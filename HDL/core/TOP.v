==> flow/design.v <==
module Adder #
(
	parameter data_width = 32
)
(
	output reg [data_width-1:0] out,
	input wire [data_width-1:0] A,B
);
	always @(A or B) begin
		out <= A + B;
	end
endmodule
module Controller(
	input wire clk,rst,in_valid,
	output reg load0,load1,load2,out_valid,
	output reg [1:0] state
);
	parameter state0 = 2'd0;	 
	parameter state1 = 2'd1;	 
	parameter state2 = 2'd2;	 
	parameter on = 1'd1;
	parameter off = 1'd0;
	always @(posedge clk) begin
		if (rst) state <= state0;
		else begin
			case(state)
				state0: begin
						load0 <= on;
						load1 <= off;
						load2 <= off;
						out_valid <= off;
					if (in_valid) begin
						state <= state1;
						load1 <= on;
					end
				end
				state1: begin
					load0 <= on;
					load1 <= on;
					load2 <= off;
					out_valid <= off;
					if (in_valid) begin
						state <= state2;
						load2 <= on;
					end
					else begin
						state <= state0;
					end
				end
				state2: begin
					load0 <= on;
					load1 <= on;
					load2 <= on;
					out_valid <= on;
					if (in_valid) begin
						state <= state2;
					end
					else begin
						state <= state0;
						out_valid <= off;
					end
				end
			endcase
		end
	end
endmodule
module Datapath #(
	parameter a = 2,
	parameter b = 4,
	parameter c = 6,
	parameter data_width = 16
)
(
	output wire [data_width-1:0] y,
	input wire clk,rst,
	input wire load0,load1,load2,
	input wire [data_width-1:0] x
);
	wire [data_width-1:0] x_rtl;
	RTL_Register #(data_width) rtl0 (.clk(clk),.load(load0),.rst(rst),.d(x),.q(x_rtl));
	wire [data_width-1:0] ax;
	wire [data_width-1:0] x1,y1;
	wire [data_width-1:0] x1_rtl,y1_rtl;
	Multiplier #(data_width) mult1(.out(ax),.A(a),.B(x_rtl));						 
	Adder #(data_width) adder1(.out(y1),.A(ax),.B(b));									 
	RTL_Register #(data_width) rtlx1 (.clk(clk),.load(load1),.rst(rst),.d(x_rtl),.q(x1_rtl));
	RTL_Register #(data_width) rtly1 (.clk(clk),.load(load1),.rst(rst),.d(y1),.q(y1_rtl));
	wire [data_width-1:0] x1y1;
	wire [data_width-1:0] y_wire;
	Multiplier #(data_width) mult2(.out(x1y1),.A(x1_rtl),.B(y1_rtl));				 
	Adder #(data_width) adder2(.out(y_wire),.A(x1y1),.B(c));							 
	RTL_Register #(data_width) rtly (.clk(clk),.load(load2),.rst(rst),.d(y_wire),.q(y));
endmodule
module Multiplier #
(
	parameter data_width = 32
)
(
	output reg [data_width-1:0] out,
	input wire [data_width-1:0] A,B
);
	always @(A or B) begin
		out <= A * B;
	end
endmodule
module RTL_Register #(
	parameter data_width = 8
)
(
	input wire clk,load,rst,
	input wire [data_width-1:0] d,
	output reg [data_width-1:0] q
);
	always @(posedge clk or posedge rst) begin
		if (rst) q <= 0;
		else if (load) q <= d;
	end
endmodule
module TOP #(
	parameter a = 2,
	parameter b = 4,
	parameter c = 6,
	parameter data_width = 16
)
(
	input wire clk,rst,
	input wire [data_width-1:0] x,
	input wire in_valid,
	output wire [data_width-1:0] y,
	output wire out_valid,
	output wire [1:0] state
);
	wire load0,load1,load2;
	Controller ctrl(.clk(clk),.rst(rst),.in_valid(in_valid),.load0(load0),.load1(load1),.load2(load2),.out_valid(out_valid),.state(state));
	Datapath #(a,b,c,data_width) dtp(.clk(clk),.rst(rst),.load0(load0),.load1(load1),.load2(load2),.x(x),.y(y));
endmodule
* From RTL to reports: TOP
The steps from the RTL of TOP to its reports follow in flow order. Lines are those of the file above, counted from 1. Operators: Yosys type, input widths -> output width; for muxes data width and select width s. A cell with -- has no value.
Inputs: top TOP, clock port clk, cell library sky130hd, timing corner tt_025C_1v80

* Word-level counts
Yosys after proc, flatten, opt, wreduce and memory -nomap, before mapping. Memory bits, and registers merged into a memory's read port (data or address), are not among the register bits. Print and check cells are not counted. Equal cells are merged and count once.
Word-level totals: output and inout port bits 19, bits in registers 69, word-level cells 32
Cells by class: multipliers 1, equality and inequality tests 3, add/sub/neg operators 2, bitwise operators 1, muxes and demuxes 7, reduce/logical cells 10
Operators by type and width (count):
- $mul 16x16->16 | 1
- $add 16x3->16 const B | 2
- $reduce_and 2->1 | 4
- $reduce_bool 2->1 | 2
- $reduce_or 2->1 | 2
- $pmux 2 s2 | 1
- $pmux 1 s2 | 2
- $mux 2 | 2
- $reduce_bool 3->1 | 1
- $pmux 1 s3 | 1
- $eq 2x1->1 const B | 1
- $eq 2x2->1 const B | 1
- $ne 2x2->1 const B | 1
- $logic_not 2->1 | 1
- $not 1->1 | 1
- $mux 1 | 1

* Longest topological paths
Depth = most cells in a row (Yosys ltp): at word level without a register or memory, in the mapped netlist without a sequential cell, where the memories' decode and read muxes count.
Depth: depth in word-level cells 4, ABC_AREA 0, mapped depth 21, mapped depth without buffers 20

* After synthesis
Yosys stat after the flow's synthesis: flattened, memories mapped to cells. It holds for the ABC_AREA given above (unset counts as 0); a run with the other value may have another netlist. The area totals of this step are shown rounded.
Synthesis totals: flip-flop cells 64, buffer cells 26, standard cells after synthesis 607, chip area (Yosys) 6015 µm²
Cell types:
- sky130_fd_sc_hd__dfrtp_1 | count 59, total area 1.48E+03 µm²
- sky130_fd_sc_hd__fa_1 | count 69, total area 1.38E+03 µm²
- sky130_fd_sc_hd__ha_1 | count 59, total area 738.208 µm²
- sky130_fd_sc_hd__inv_1 | count 98, total area 367.853 µm²
- sky130_fd_sc_hd__and2_1 | count 51, total area 319.056 µm²
- sky130_fd_sc_hd__mux2_2 | count 25, total area 281.52 µm²
- sky130_fd_sc_hd__nand2_1 | count 75, total area 281.52 µm²
- sky130_fd_sc_hd__xnor2_1 | count 32, total area 280.269 µm²
- sky130_fd_sc_hd__a21oi_1 | count 25, total area 125.12 µm²
- sky130_fd_sc_hd__xor2_1 | count 13, total area 113.859 µm²
- sky130_fd_sc_hd__edfxtp_1 | count 3, total area 90.086 µm²
- sky130_fd_sc_hd__nor2_1 | count 24, total area 90.086 µm²
- sky130_fd_sc_hd__clkbuf_1 | count 21, total area 78.826 µm²
- sky130_fd_sc_hd__dfxtp_1 | count 2, total area 40.038 µm²
- sky130_fd_sc_hd__nand3_1 | count 7, total area 35.034 µm²
- sky130_fd_sc_hd__and2_2 | count 4, total area 30.029 µm²
- sky130_fd_sc_hd__and3_1 | count 4, total area 25.024 µm²
- sky130_fd_sc_hd__o21ai_0 | count 5, total area 25.024 µm²
Not listed: further types 23, cells in them 31. The figures by module come from a second, unflattened synthesis with its own total; it is not the netlist above.
Unflattened totals: cell total of the unflattened synthesis 1308, area (unflattened synthesis) 12280 µm²
Each row is one instance without its submodules.
Modules:
- Multiplier (data_width=16) | cells 469, times used 2, area 3945 µm², seq. area 0.0 µm²
- RTL_Register (data_width=16) | cells 35, times used 4, area 653.1 µm², seq. area 400.4 µm²
- Adder (data_width=16) | cells 101, times used 2, area 745.7 µm², seq. area 0.0 µm²
- Controller | cells 26, times used 1, area 275.3 µm², seq. area 130.1 µm²
- Datapath | cells 2, times used 1, area 7.5 µm², seq. area 0.0 µm²
- TOP | cells 0, times used 1, area 0.0 µm², seq. area 0.0 µm²

* Timing after synthesis
OpenSTA on the mapped netlist: ideal clock, no wires. The path of least setup slack (recovery checks aside). Input and output delay are each 20% of the period. Register names are those of the netlist, which keeps one name where synthesis merged equal registers.
Timing post-synthesis: kind reg2reg, from register dtp.rtlx1.q[0], to register dtp.rtly.q[15], data arrival time 5.238 ns, launch time at the first pin 0.000 ns, period 7.36 ns, path buffers 2, path slack 1.997 ns, delay of the path 5.363 ns, driving pins on the path 20, required time 7.235 ns, period reached after synthesis 5.363 ns
"delay of the path" is the arrival time less input delay plus setup time. "driving pins on the path" counts driving pins, that of a launching flip-flop among them; a cell with two outputs on the path counts twice. "period reached after synthesis" is the clock period less the worst setup slack; recovery checks do not enter. This is arithmetic on one report: input and output delays are still those of the set period (20% each). The rows between start and end are the longest chain of elaborated cells between them; the timing report does not say that the signal goes this way. Where chains are equally long, one stands for them. A line is the first line of the expression or statement that the cell stems from. Yosys adds cells for indexed reads and writes and turns some case tables into memories.
Between the ends, post-synthesis: cells stage by stage sky130_fd_sc_hd__dfrtp_1 > sky130_fd_sc_hd__clkbuf_1 > sky130_fd_sc_hd__clkbuf_1 > sky130_fd_sc_hd__nand2_1 > sky130_fd_sc_hd__fa_1 > sky130_fd_sc_hd__fa_1 > sky130_fd_sc_hd__inv_1 > sky130_fd_sc_hd__fa_1 > sky130_fd_sc_hd__inv_1 > sky130_fd_sc_hd__fa_1 > sky130_fd_sc_hd__inv_1 > sky130_fd_sc_hd__fa_1 > sky130_fd_sc_hd__inv_1 > sky130_fd_sc_hd__fa_1 > sky130_fd_sc_hd__inv_1 > sky130_fd_sc_hd__ha_1 > sky130_fd_sc_hd__o41ai_1 > sky130_fd_sc_hd__o21ai_0 > sky130_fd_sc_hd__xnor2_1 > sky130_fd_sc_hd__mux2_4, cells in the longest elaborated chain 2
RTL lines, path post-synthesis:
- start: declaration | RTL line 112 | output reg [data_width-1:0] q
- start: assignment | RTL line 115 | if (rst) q <= 0;
- start: assignment | RTL line 116 | else if (load) q <= d;
- $mul 16x16->16 | RTL line 103 | out <= A * B;
- $add 16x3->16 | RTL line 10 | out <= A + B;
- end: assignment | RTL line 115
- end: assignment | RTL line 116
- end: declaration | RTL line 112

* Worst path after layout
Path of least setup slack in the final report of job 2 (OpenROAD, finished layout, wires in). Where an end is a register, its clock arrival counts in the times.
Timing post-layout: kind reg2reg, from register dtp.rtly1.q[6], to register dtp.rtly.q[15], launch time at the first pin 0.35 ns, required time 5.85 ns, driving pins on the path 17, data arrival time 5.36 ns, period 5.61 ns, path slack 0.49 ns, path buffers 1
The rows between start and end are the longest chain of elaborated cells between them; the timing report does not say that the signal goes this way. Where chains are equally long, one stands for them.
Between the ends, post-layout: cells stage by stage sky130_fd_sc_hd__dfrtp_2 > sky130_fd_sc_hd__buf_12 > sky130_fd_sc_hd__and2_4 > sky130_fd_sc_hd__fa_1 > sky130_fd_sc_hd__inv_1 > sky130_fd_sc_hd__fa_1 > sky130_fd_sc_hd__fa_1 > sky130_fd_sc_hd__fa_1 > sky130_fd_sc_hd__fa_1 > sky130_fd_sc_hd__fa_2 > sky130_fd_sc_hd__xor2_4 > sky130_fd_sc_hd__xnor2_2 > sky130_fd_sc_hd__xnor2_1 > sky130_fd_sc_hd__xnor2_1 > sky130_fd_sc_hd__xnor3_1 > sky130_fd_sc_hd__xnor2_1 > sky130_fd_sc_hd__mux2_4, cells in the longest elaborated chain 2
RTL lines, path post-layout:
- start: declaration | RTL line 112 | output reg [data_width-1:0] q
- start: assignment | RTL line 115 | if (rst) q <= 0;
- start: assignment | RTL line 116 | else if (load) q <= d;
- $mul 16x16->16 | RTL line 103 | out <= A * B;
- $add 16x3->16 | RTL line 10 | out <= A + B;
- end: assignment | RTL line 115
- end: assignment | RTL line 116
- end: declaration | RTL line 112

## Implementation results

2 stored runs of TOP in the flow (synthesis by Yosys, layout by OpenROAD, sky130hd cells), in arbitrary order. Constraints: input delay and output delay 20% of the set period each, output load 0.01 pF.
By "clock period reached" is meant the clock period of the run minus its worst setup slack. This is arithmetic on one report: input and output delays are still those of the set period (20% each).
"time of the worst setup path" is the time allowed to the run's worst setup path (the clock period less input and output delay, where it has them) less its slack. Clock arrival times count: a late capture clock shortens it, a late launch clock lengthens it.
Results are given in rounded form.

[job 1] flow files
==> flow/run.sh <==
#!/bin/bash
# the make line also repeats the synthesis and layout settings of config.mk as NAME=value (left out here)
make -C /OpenROAD-flow-scripts/flow DESIGN_CONFIG=/design/flow/config.mk WORK_HOME=/design/flow/orfs CLKGATE_MAP_FILE= finish
==> flow/config.mk <==
export PLATFORM = sky130hd
export DESIGN_NAME = TOP
export DESIGN_NICKNAME = TOP
export VERILOG_FILES = /design/flow/design.v
export SDC_FILE = /design/flow/constraint.sdc
export NUM_CORES = 4
export LEC_CHECK = 0
export ABC_AREA = 0
export CAP_MARGIN = 20
export CELL_PAD_IN_SITES_DETAIL_PLACEMENT = 1
export CORE_MARGIN = 8
export CORE_UTILIZATION = 66
export GPL_ROUTABILITY_DRIVEN = 0
export GPL_TIMING_DRIVEN = 1
export SLEW_MARGIN = 20
==> flow/constraint.sdc <==
create_clock -name core_clock -period 5.99 [get_ports {clk}]
set_input_delay 1.1980 -clock core_clock [delete_from_list [all_inputs] [get_ports {clk}]]
set_output_delay 1.1980 -clock core_clock [all_outputs]
set_load 0.01 [all_outputs]

[job 1] result: no results, routing failed with DPL-0033

[job 2] flow files
==> flow/run.sh <==
#!/bin/bash
# the make line also repeats the synthesis and layout settings of config.mk as NAME=value (left out here)
make -C /OpenROAD-flow-scripts/flow DESIGN_CONFIG=/design/flow/config.mk WORK_HOME=/design/flow/orfs CLKGATE_MAP_FILE= finish
==> flow/config.mk <==
export PLATFORM = sky130hd
export DESIGN_NAME = TOP
export DESIGN_NICKNAME = TOP
export VERILOG_FILES = /design/flow/design.v
export SDC_FILE = /design/flow/constraint.sdc
export NUM_CORES = 4
export LEC_CHECK = 0
export CAP_MARGIN = 20
export CORE_MARGIN = 2
export CORE_UTILIZATION = 56
export CTS_CLUSTER_SIZE = 87
export MAX_ROUTING_LAYER = met5
export SETUP_SLACK_MARGIN = 1.04
export SLEW_MARGIN = 20
==> flow/constraint.sdc <==
create_clock -name core_clock -period 5.61 [get_ports {clk}]
set_input_delay 1.1220 -clock core_clock [delete_from_list [all_inputs] [get_ports {clk}]]
set_output_delay 1.1220 -clock core_clock [all_outputs]
set_load 0.01 [all_outputs]

[job 2] result: final design utilization 0.705; time of the worst setup path 5.12 ns; type of the worst setup path reg2reg; total negative slack on setup checks 0.000 ns; standard-cell area of the final layout 7311 µm²; synthesis area 6015 µm²; lowest hold slack 0.490 ns; clock period reached 5.124 ns; area of the die 11590 µm²; worst slack on setup checks 0.486 ns
